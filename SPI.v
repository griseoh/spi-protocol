==> flow/design.v <==
`timescale 1ps/1ps
module SPIProtocol (
    input  clk,                                          
    input  rst,                                          
    input  [15:0]dat_in,                                 
    output spi_mclk,                                     
    output spi_dat,                                      
    output spi_ssal,                                     
    output [4:0]bit_count                                
);
reg [15:0] MOSI;                                         
reg [4:0] count;                                         
reg ssal;                                                
reg mclk;                                                
reg [1:0] state;                                         
always @ (posedge clk or posedge rst)
if (rst)                                                 
    begin
        MOSI    <= 16'b0;                                
        count   <= 5'd16;                                
        ssal    <= 1'b1;                                 
        mclk    <= 1'b0;                                 
    end
else
    begin
        case (state)
            0:begin                                      
                mclk    <= 1'b0;                         
                ssal    <= 1'b1;                         
                state   <= 1;                            
              end
            1:begin                                      
                mclk    <= 1'b0;                         
                ssal    <= 1'b0;                         
                MOSI    <= dat_in[count-1];            
                count   <= count-1;                      
                state   <= 2;                            
              end
            2:begin                                      
                mclk    <= 1'b1;                         
                if (count > 0)                           
                    state <= 1;                          
                else                                     
                    begin                                   
                        count <= 16;                     
                        state <= 0;                      
                    end                             
              end
            default:  state <= 0;                        
        endcase
    end
    assign spi_ssal = ssal;                              
    assign spi_mclk = mclk;
    assign spi_dat  = MOSI;
    assign bit_count = count;
endmodule
== From RTL to reports: SPIProtocol ==
Tool output for the design above, in the order of the flow.
Line numbers count from 1 in the design file above.
Cell names lack the library's common part.
The mark - stands for no value.
Inputs
  top module: SPIProtocol
  clock port: clk
  standard-cell library: sky130hd
  corner: tt_025C_1v80

== Elaborated design ==
Source: Yosys, flattened and elaborated, memories not mapped. Widths are those after wreduce. Registers that Yosys merges into a memory's read port (data or address) are not register bits. Print and check cells do not count.
Bit counts
  bits in registers: 10
  input bits: 18
Cells by class
  shift operators: 1
  reduce/logical cells: 6
  add/subtract/negate cells: 1
  eq/ne operators: 3
  order comparisons: 1
  muxes and demuxes: 6
Operator list (count)
  variable part select 16 x 32 -> 1 bit: 1
  parallel mux 5 bit (select 2 bit): 1
  nonzero test 2 bit: 3
  subtractor 5 x 1 -> 6 bit (second input constant): 1
  parallel mux 2 bit (select 3 bit): 1
  greater-than comparator 5 x 1 -> 1 bit (second input constant): 1
  2-to-1 mux 5 bit: 1
  parallel mux 1 bit (select 2 bit): 2
  equality test 2 x 1 -> 1 bit (second input constant): 1
  equality test 2 bit (second input constant): 1
  != test 2 bit (second input constant): 1
  zero test 2 bit: 1
  AND reduction 2 bit: 1
  OR reduction 2 bit: 1
  2-to-1 mux 1 bit: 1

== Logic depth ==
Depth = most cells in a row (Yosys ltp): at word level without a register or memory, in the mapped netlist without a sequential cell, where the memories' decode and read muxes count.
Logic depth
  depth in word-level cells: 3
  ABC_AREA: 1
  gate-level depth with buffers: 12

== Mapped cells and area ==
Yosys stat after the flow's synthesis: flattened, memories mapped to cells. It holds for the ABC_AREA given above (unset counts as 0); a run with the other value may have another netlist.
Synthesis totals
  cell count: 95
  cell area after synthesis: 690.7 sq um
  mapped flip-flops: 11
  area of sequential cells: 272.8 sq um
Cell types
  dfrtp_1: count 6, total area 150.144 sq um
  nand2_1: count 33, total area 123.869 sq um
  dfstp_2: count 2, total area 52.55 sq um
  nand3_1: count 9, total area 45.043 sq um
  dfxtp_1: count 2, total area 40.038 sq um
  inv_1: count 9, total area 33.782 sq um
  nor2_1: count 9, total area 33.782 sq um
  edfxtp_1: count 1, total area 30.029 sq um
  ha_1: count 2, total area 25.024 sq um
  nand3_2: count 2, total area 20.019 sq um
  o21ai_0: count 4, total area 20.019 sq um
  nand2_2: count 3, total area 18.768 sq um
  buf_8: count 1, total area 15.014 sq um
  o22ai_1: count 2, total area 12.512 sq um
  buf_6: count 1, total area 11.261 sq um
  a21oi_1: count 2, total area 10.01 sq um
  xnor2_1: count 1, total area 8.758 sq um
  xor2_1: count 1, total area 8.758 sq um
Other cell types: 5; their cells: 5.

== Worst setup path after synthesis ==
OpenSTA on the mapped netlist: ideal clock, no wires. The path of least setup slack (recovery checks aside). Input and output delay are each 20% of the period. Register names are those of the netlist, which keeps one name where synthesis merged equal registers.
Timing path post-synthesis
  path kind: flip-flop to flip-flop
  start: register count[0]
  end: register MOSI[0]
  arrival time: 1.544 ns
  library setup time: 0.116 ns
  setup slack: 0.339 ns
  required time: 1.884 ns
  launch time at the first pin: 0.000 ns
  driving pins on the path: 13
  period: 2.0 ns
  buffers on the path: 2
  delay of the path: 1.660 ns
  synthesis period reached: 1.661 ns
"delay of the path" is the arrival time less input delay plus setup time.
"driving pins on the path" counts driving pins, that of a launching flip-flop among them; a cell with two outputs on the path counts twice.
"synthesis period reached" is the clock period less the worst setup slack; recovery checks do not enter. This is arithmetic on one report: input and output delays are still those of the set period (20% each).
Between the ends stands the longest chain of elaborated cells between them, by number of cells; it is not shown to be the way that was timed. Of several equally long chains one is given.
A line is the first line of the expression or statement that the cell stems from. Yosys adds cells for indexed reads and writes and turns some case tables into memories.
At most two assigning lines are given for a register; there are more.
Between the ends, post-synthesis
  path through: dfrtp_1 > buf_6 > inv_4 > buf_8 > ha_1 > inv_1 > nand3_1 > nand2_1 > nand2_1 > nand3_1 > nand2_1 > nand2_1 > nand2_1
  cells in the longest elaborated chain: 2
  elaborated cells between the ends (all ways): 2
Ends and longest elaborated chain, post-synthesis
  start: declaration: RTL line 12  | reg [4:0] count;
  start: assignment: RTL line 20  | count   <= 5'd16;
  start: assignment: RTL line 36  | count   <= count-1;
  subtractor 5 x 1 -> 6 bit: RTL line 35  | MOSI    <= dat_in[count-1];
  variable part select 16 x 32 -> 1 bit: RTL line 35
  end: assignment: RTL line 19  | MOSI    <= 16'b0;
  end: assignment: RTL line 35
  end: declaration: RTL line 11  | reg [15:0] MOSI;

Subject: SPIProtocol on sky130hd, stored results

Hello all,

SPIProtocol through Yosys and OpenROAD on sky130hd: 2 stored runs, unordered, with their settings. The constraints put input and output delay at 20% of the set period each and load the outputs with 0.01 pF.

Record 1
==> flow/run.sh <==
#!/bin/bash
# the make line also repeats the synthesis and layout settings of config.mk as NAME=value (left out here)
make -C /OpenROAD-flow-scripts/flow DESIGN_CONFIG=/design/flow/config.mk WORK_HOME=/design/flow/orfs CLKGATE_MAP_FILE= finish
==> flow/config.mk <==
export PLATFORM = sky130hd
export DESIGN_NAME = SPIProtocol
export DESIGN_NICKNAME = SPIProtocol
export VERILOG_FILES = /design/flow/design.v
export SDC_FILE = /design/flow/constraint.sdc
export NUM_CORES = 4
export LEC_CHECK = 0
export ABC_AREA = 1
export CAP_MARGIN = 20
export CELL_PAD_IN_SITES_DETAIL_PLACEMENT = 2
export CELL_PAD_IN_SITES_GLOBAL_PLACEMENT = 0
export CORE_ASPECT_RATIO = 0.6
export CORE_MARGIN = 5
export CORE_UTILIZATION = 49
export CTS_CLUSTER_SIZE = 70
export GPL_TIMING_DRIVEN = 1
export MIN_ROUTING_LAYER = met1
export PLACE_DENSITY_LB_ADDON = 0.15
export SETUP_SLACK_MARGIN = -0.03
export SLEW_MARGIN = 20
export TNS_END_PERCENT = 20
==> flow/constraint.sdc <==
create_clock -name core_clock -period 2.87 [get_ports {clk}]
set_input_delay 0.5740 -clock core_clock [delete_from_list [all_inputs] [get_ports {clk}]]
set_output_delay 0.5740 -clock core_clock [all_outputs]
set_load 0.01 [all_outputs]

==> results of record 1 <==
did not finish, floorplanning stopped with PDN-0185

Record 2
==> flow/run.sh <==
#!/bin/bash
# the make line also repeats the synthesis and layout settings of config.mk as NAME=value (left out here)
make -C /OpenROAD-flow-scripts/flow DESIGN_CONFIG=/design/flow/config.mk WORK_HOME=/design/flow/orfs CLKGATE_MAP_FILE= finish
==> flow/config.mk <==
export PLATFORM = sky130hd
export DESIGN_NAME = SPIProtocol
export DESIGN_NICKNAME = SPIProtocol
export VERILOG_FILES = /design/flow/design.v
export SDC_FILE = /design/flow/constraint.sdc
export NUM_CORES = 4
export LEC_CHECK = 0
export CAP_MARGIN = 35
export CORE_ASPECT_RATIO = 0.6
export CORE_MARGIN = 2
export CORE_UTILIZATION = 66
export CTS_CLUSTER_DIAMETER = 339
export PLACE_DENSITY = 0.54
export SETUP_SLACK_MARGIN = -0.02
export SLEW_MARGIN = 20
==> flow/constraint.sdc <==
create_clock -name core_clock -period 1.53 [get_ports {clk}]
set_input_delay 0.3060 -clock core_clock [delete_from_list [all_inputs] [get_ports {clk}]]
set_output_delay 0.3060 -clock core_clock [all_outputs]
set_load 0.01 [all_outputs]

==> results of record 2 <==
did not finish, floorplanning stopped with PDN-0185

Thanks
